==> flow/design.v <==
module controlunit(
	input	wire	clk			,
	input	wire	rst_n		,
	input	wire	lseq_flag	,
	input	wire	go			,
	output	reg		a_ld		,
	output	reg		sq_ld		,
	output	reg		del_ld		,
	output	reg		root_ld	
);
parameter S0 = 2'b00, S1 = 2'b01, S2 = 2'b11, S3 = 2'b10;
reg [1:0]	pre_stage;
reg [1:0]	next_stage;
always @ (posedge clk or negedge rst_n)
begin
	if(!rst_n)
		pre_stage <= S0;
	else
		pre_stage <= next_stage;
end
always @ (*)
begin
	case(pre_stage)
		S0:
		begin
			if(go)
				next_stage = S1;
			else
				next_stage = S0;
		end
		S1:
		begin
			if(lseq_flag)
				next_stage = S2;
			else
				next_stage = S3;
		end
		S2:
		begin
				next_stage = S1;
		end
		S3:
		begin
				next_stage = S0;
		end
	endcase
end
always @(posedge clk or negedge rst_n)
begin
	if(!rst_n)
	begin
		a_ld	<= 1'b0;
		sq_ld	<= 1'b0;
		del_ld	<= 1'b0;
		root_ld	<= 1'b0;
	end
	else if(pre_stage == S0)
	begin
		a_ld	<= 1'b1;
		sq_ld	<= 1'b0;
		del_ld	<= 1'b0;
		root_ld	<= 1'b0;
	end
	else if(pre_stage == S1)
	begin
		a_ld	<= 1'b0;
		sq_ld	<= 1'b0;
		del_ld	<= 1'b0;
		root_ld	<= 1'b0;
	end
	else if(pre_stage == S2)
	begin
		a_ld	<= 1'b0;
		sq_ld	<= 1'b1;
		del_ld	<= 1'b1;
		root_ld	<= 1'b0;
	end
	else 
	begin
		a_ld	<= 1'b0;
		sq_ld	<= 1'b0;
		del_ld	<= 1'b0;
		root_ld	<= 1'b1;
	end
end
endmodule
module datapath(
	input  wire			clk			,
	input  wire			rst_n		,
	input  wire	[7:0]	a			,
	input  wire			a_ld		,
	input  wire			sq_ld		,
	input  wire			del_ld		,
	input  wire			root_ld		,
	output reg	[7:0]	root_reg	,
	output wire			lseq_flag	
);
	reg	[7:0]			   a_reg;
	reg	[7:0]			  sq_reg;	 
	reg	[7:0]			 del_reg;	 
	wire	[7:0]		 sq_root;
	wire	[7:0]		 sq_next;		 
	wire	[7:0]		del_next;		 
always @ (posedge clk or negedge rst_n)
begin
	if(!rst_n)
		a_reg <= 8'h00;
	else if(a_ld)
		a_reg <= a;
	else 
		a_reg <= a_reg;
end
assign lseq_flag = (sq_reg <= a_reg) ? 1'b1 : 1'b0; 
always @ (posedge clk or negedge rst_n)
begin
	if(!rst_n)
		sq_reg <= 8'h01;
	else if(a_ld)
		sq_reg <= 8'h01;
	else if(sq_ld)
		sq_reg <= sq_next;
	else
		sq_reg <= sq_reg;
end
assign sq_next = sq_reg + del_reg;
always @ (posedge clk or negedge rst_n)
begin
	if(!rst_n)
		del_reg <= 8'h03;
	else if(a_ld)
		del_reg <= 8'h03;
	else if(del_ld)
		del_reg <= del_next;
	else
		del_reg <= del_reg;
end
assign del_next = del_reg + 8'h02;
always @ (posedge clk or negedge rst_n)
begin
	if(!rst_n)
		root_reg <= 8'h00;
	else if(root_ld)
		root_reg <= sq_root;
	else 
		root_reg <= root_reg;
end
assign sq_root = (del_reg - 8'h05) >> 1'b1;
endmodule
module sqrt(
	clk,
	rst_n,
	go,
	a,
	root_reg
);
input wire	clk;
input wire	rst_n;
input wire	go;
input wire	[7:0] a;
output wire	[7:0] root_reg;
wire	SYNTHESIZED_WIRE_0;
wire	SYNTHESIZED_WIRE_1;
wire	SYNTHESIZED_WIRE_2;
wire	SYNTHESIZED_WIRE_3;
wire	SYNTHESIZED_WIRE_4;
controlunit	b2v_inst(
	.clk(clk),
	.rst_n(rst_n),
	.lseq_flag(SYNTHESIZED_WIRE_0),
	.go(go),
	.a_ld(SYNTHESIZED_WIRE_1),
	.sq_ld(SYNTHESIZED_WIRE_2),
	.del_ld(SYNTHESIZED_WIRE_3),
	.root_ld(SYNTHESIZED_WIRE_4));
	defparam	b2v_inst.S0 = 2'b00;
	defparam	b2v_inst.S1 = 2'b01;
	defparam	b2v_inst.S2 = 2'b11;
	defparam	b2v_inst.S3 = 2'b10;
datapath	b2v_inst1(
	.clk(clk),
	.rst_n(rst_n),
	.a_ld(SYNTHESIZED_WIRE_1),
	.sq_ld(SYNTHESIZED_WIRE_2),
	.del_ld(SYNTHESIZED_WIRE_3),
	.root_ld(SYNTHESIZED_WIRE_4),
	.a(a),
	.lseq_flag(SYNTHESIZED_WIRE_0),
	.root_reg(root_reg)
);
endmodule
# From RTL to reports: sqrt

The steps from the RTL of sqrt to its reports follow in flow order.
Lines are those of the file above, counted from 1.
Library cell names are shortened.
Not given: -

Top: sqrt
Clock input: clk
Cell library: sky130hd
Timing corner: tt_025C_1v80

# After elaboration

Counts by Yosys on the flattened word-level netlist (proc, flatten, opt, wreduce; memories kept). Register bits leave out memories and registers merged into their read ports (data or address). Print and check cells are left out. Cells with the same type and inputs are merged into one.

Register bits after elaboration: 36
Input bits: 11
Output and inout port bits: 8
Elaborated cells: 32

Add/subtract/negate cells: 3
Magnitude comparators: 1
Equal/unequal tests: 3
Mux-type cells: 15
Reduce/logical cells: 2

Operator list:

| cell                                                        | number |
| 8-bit 2-to-1 mux                                            | 4 |
| 1-bit 2-to-1 mux                                            | 10 |
| 8-bit by 2-bit adder with 8-bit output with constant B      | 1 |
| 8-bit by 3-bit subtractor with 8-bit output with constant B | 1 |
| 8-bit adder                                                 | 1 |
| 8-bit less-or-equal comparator                              | 1 |
| 2-bit case mux with 4-bit select                            | 1 |
| 2-bit == test with constant B                               | 2 |
| 2-bit by 1-bit == test with 1-bit output with constant B    | 1 |
| 2-bit zero test                                             | 1 |
| 2-bit nonzero test                                          | 1 |

# Longest topological paths

Longest topological path by Yosys (ltp), each cell counted once; first at word level (registers and memories cut), then after technology mapping (sequential cells cut; the memories' decode and read muxes count).

Depth after elaboration: 4
ABC_AREA: 0
Mapped depth: 7
Depth with buffers taken out: 7

# After synthesis

Source: synth_stat.txt of the flow (Yosys; design flattened, memories mapped). It holds for the ABC_AREA given above (unset counts as 0); a run with the other value may have another netlist.

Cell types:

| cell     | number | total area (um^2) |
| dfrtp_1  | 34     | 850.816 |
| ha_1     | 18     | 225.216 |
| dfstp_2  | 4      | 105.101 |
| nand2_1  | 21     | 78.826 |
| nor2_1   | 21     | 78.826 |
| xnor2_1  | 8      | 70.067 |
| inv_1    | 17     | 63.811 |
| a21oi_1  | 12     | 60.058 |
| o21ai_0  | 11     | 55.053 |
| a21o_1   | 6      | 45.043 |
| xor2_1   | 5      | 43.792 |
| mux2i_1  | 4      | 40.038 |
| mux2_2   | 3      | 33.782 |
| nand3_1  | 5      | 25.024 |
| clkbuf_1 | 6      | 22.522 |
| fa_1     | 1      | 20.019 |
| and3_1   | 3      | 18.768 |
| nand4_1  | 3      | 18.768 |

Other cell types: 22; their cells: 29.

Cells in the netlist: 211
Cell area after synthesis: 2059.5 um^2
Sequential area: 955.9 um^2
Flip-flops: 38
Buffers: 9

The figures by module come from a second, unflattened synthesis with its own total; it is not the netlist above.

Cell total of the unflattened synthesis: 209
Area (unflattened synthesis): 2124.5 um^2

Rows give one instance, submodules left out.

Modules:

| module                                | times used | cells | area (um^2) | sequential area (um^2) |
| datapath                              | 1          | 194   | 1884.3      | 779.5 |
| controlunit #(S0=0, S1=1, S2=3, S3=2) | 1          | 15    | 240.2       | 176.4 |
| sqrt                                  | 1          | 0     | 0.0         | 0.0 |

# Worst setup path after synthesis

OpenSTA on the mapped netlist: ideal clock, no wires. The path of least setup slack (recovery checks aside). Input and output delay are each 20% of the period. Register names are those of the netlist, which keeps one name where synthesis merged equal registers.

Path type: register to register
Start: register b2v_inst1.del_reg[1]
End: register b2v_inst1.sq_reg[7]
Period: 2.38 ns
Setup time: 0.127 ns
Launch time at the first pin: 0.000 ns
Arrival time: 2.028 ns
Data required time: 2.253 ns
Path slack: 0.224 ns
Delay of the path: 2.155 ns
Stages: 7
Path buffers: 0
Synthesis period reached: 2.156 ns

"delay of the path" = arrival - input delay + setup time.
"stages": output pins that drive a net of the path, with the launching flip-flop's if there is one; two outputs of one cell count as two.
"synthesis period reached" = period - worst setup slack (recovery checks aside). The figure is calculated, with input and output delays left at 20% of the set period.
The rows between start and end are the longest chain of elaborated cells between them; the timing report does not say that the signal goes this way. Where chains are equally long, one stands for them.
Each line given opens the expression or statement behind the cell; cells for indexed reads and writes are added by Yosys, which also makes memories of some case tables.
A register here has more assigning lines than the two given.

Cell sequence: dfstp_2 ha_1 a211oi_2 nor3_1 or4_1 nand3_1 mux2_1
Length of the longest elaborated chain: 3

RTL lines, path post-synthesis:

| item             | RTL line | source |
| from (decl)      | 100      | `reg [7:0] del_reg;` |
| from (assign)    | 133      | `del_reg <= del_next;` |
| from (assign)    | 135      | `del_reg <= del_reg;` |
| 8-bit adder      | 125      | `assign sq_next = sq_reg + del_reg;` |
| 8-bit 2-to-1 mux | 120      | `else if(sq_ld)` |
| 8-bit 2-to-1 mux | 118      | `else if(a_ld)` |
| to (assign)      | 121      | `sq_reg <= sq_next;` |
| to (assign)      | 123      | `sq_reg <= sq_reg;` |
| to (decl)        | 99       | `reg [7:0] sq_reg;` |

# Path in the finished layout

From the final timing report of flow run A: the path of least setup slack in the routed layout; clock arrival at registers is part of the times.

Path type: register to register
Start: register b2v_inst1.del_reg[1]
End: register b2v_inst1.sq_reg[7]
Period: 3.75 ns
Setup time: 0.10 ns
Launch time at the first pin: 0.34 ns
Arrival time: 2.53 ns
Data required time: 3.99 ns
Path slack: 1.46 ns
Stages: 7
Path buffers: 0

The rows between start and end are the longest chain of elaborated cells between them; the timing report does not say that the signal goes this way. Where chains are equally long, one stands for them.
A register here has more assigning lines than the two given.

Cell sequence: dfstp_2 ha_1 a211oi_2 nor3_1 or4_1 nand3_1 mux2_1
Length of the longest elaborated chain: 3

RTL lines, path post-layout:

| item             | RTL line | source |
| from (decl)      | 100      | `reg [7:0] del_reg;` |
| from (assign)    | 133      | `del_reg <= del_next;` |
| from (assign)    | 135      | `del_reg <= del_reg;` |
| 8-bit adder      | 125      | `assign sq_next = sq_reg + del_reg;` |
| 8-bit 2-to-1 mux | 120      | `else if(sq_ld)` |
| 8-bit 2-to-1 mux | 118      | `else if(a_ld)` |
| to (assign)      | 121      | `sq_reg <= sq_next;` |
| to (assign)      | 123      | `sq_reg <= sq_reg;` |
| to (decl)        | 99       | `reg [7:0] sq_reg;` |

Ticket comment

Flow measurements of sqrt on sky130hd: 2 stored runs with different settings, listed in no order. Input and output delays are each 20% of the period that was set; the output load is 0.01 pF.
By "period reached" is meant the clock period of the run minus its worst setup slack. This is arithmetic on one report: input and output delays are still those of the set period (20% each).
"critical path time" = time allowed to the worst setup path (clock period - input delay - output delay, where it has them) - its slack; a late launch clock adds to it, a late capture clock takes from it.
"power consumption" is the tool's figure for a default switching activity; nothing was simulated.
A setting shown as -- is not set for that run.
Among the results, -- means that no value is shown for the run.

| setting or result                       | flow run A           | flow run B |
| period_ns                               | 3.75                 | 1.57       |
| CORE_UTILIZATION                        | 58                   | 51         |
| SETUP_SLACK_MARGIN                      | -0.2                 | --         |
| CORE_MARGIN                             | 7                    | 2          |
| ABC_AREA                                | 0                    | 0          |
| CTS_CLUSTER_SIZE                        | 54                   | 38         |
| CTS_CLUSTER_DIAMETER                    | 211                  | --         |
| SLEW_MARGIN                             | 40                   | 5          |
| MIN_ROUTING_LAYER                       | met1                 | --         |
| CAP_MARGIN                              | 20                   | 20         |
| PLACE_DENSITY_LB_ADDON                  | --                   | 0.05       |
| CORE_ASPECT_RATIO                       | --                   | 1.59       |
| CELL_PAD_IN_SITES_DETAIL_PLACEMENT      | --                   | 2          |
| TNS_END_PERCENT                         | --                   | 100        |
| GPL_ROUTABILITY_DRIVEN                  | --                   | 0          |
| MAX_ROUTING_LAYER                       | --                   | met5       |
| total die area (um^2)                   | 5415.5               | --         |
| utilization after layout (%)            | 70.6                 | --         |
| chip area in the Yosys report (um^2)    | 2059.5               | --         |
| setup total negative slack (ns)         | 0.000                | --         |
| lowest setup slack (ns)                 | 1.462                | --         |
| period reached (ns)                     | 2.288                | --         |
| critical path time (ns)                 | 2.29                 | --         |
| type of the worst setup path            | register to register | --         |
| final worst hold slack (ns)             | 0.438                | --         |
| power consumption (W)                   | 0.0007934            | --         |
| standard-cell area after routing (um^2) | 2374.8               | --         |

Flow run B: no final report: placement broke off with DPL-0033
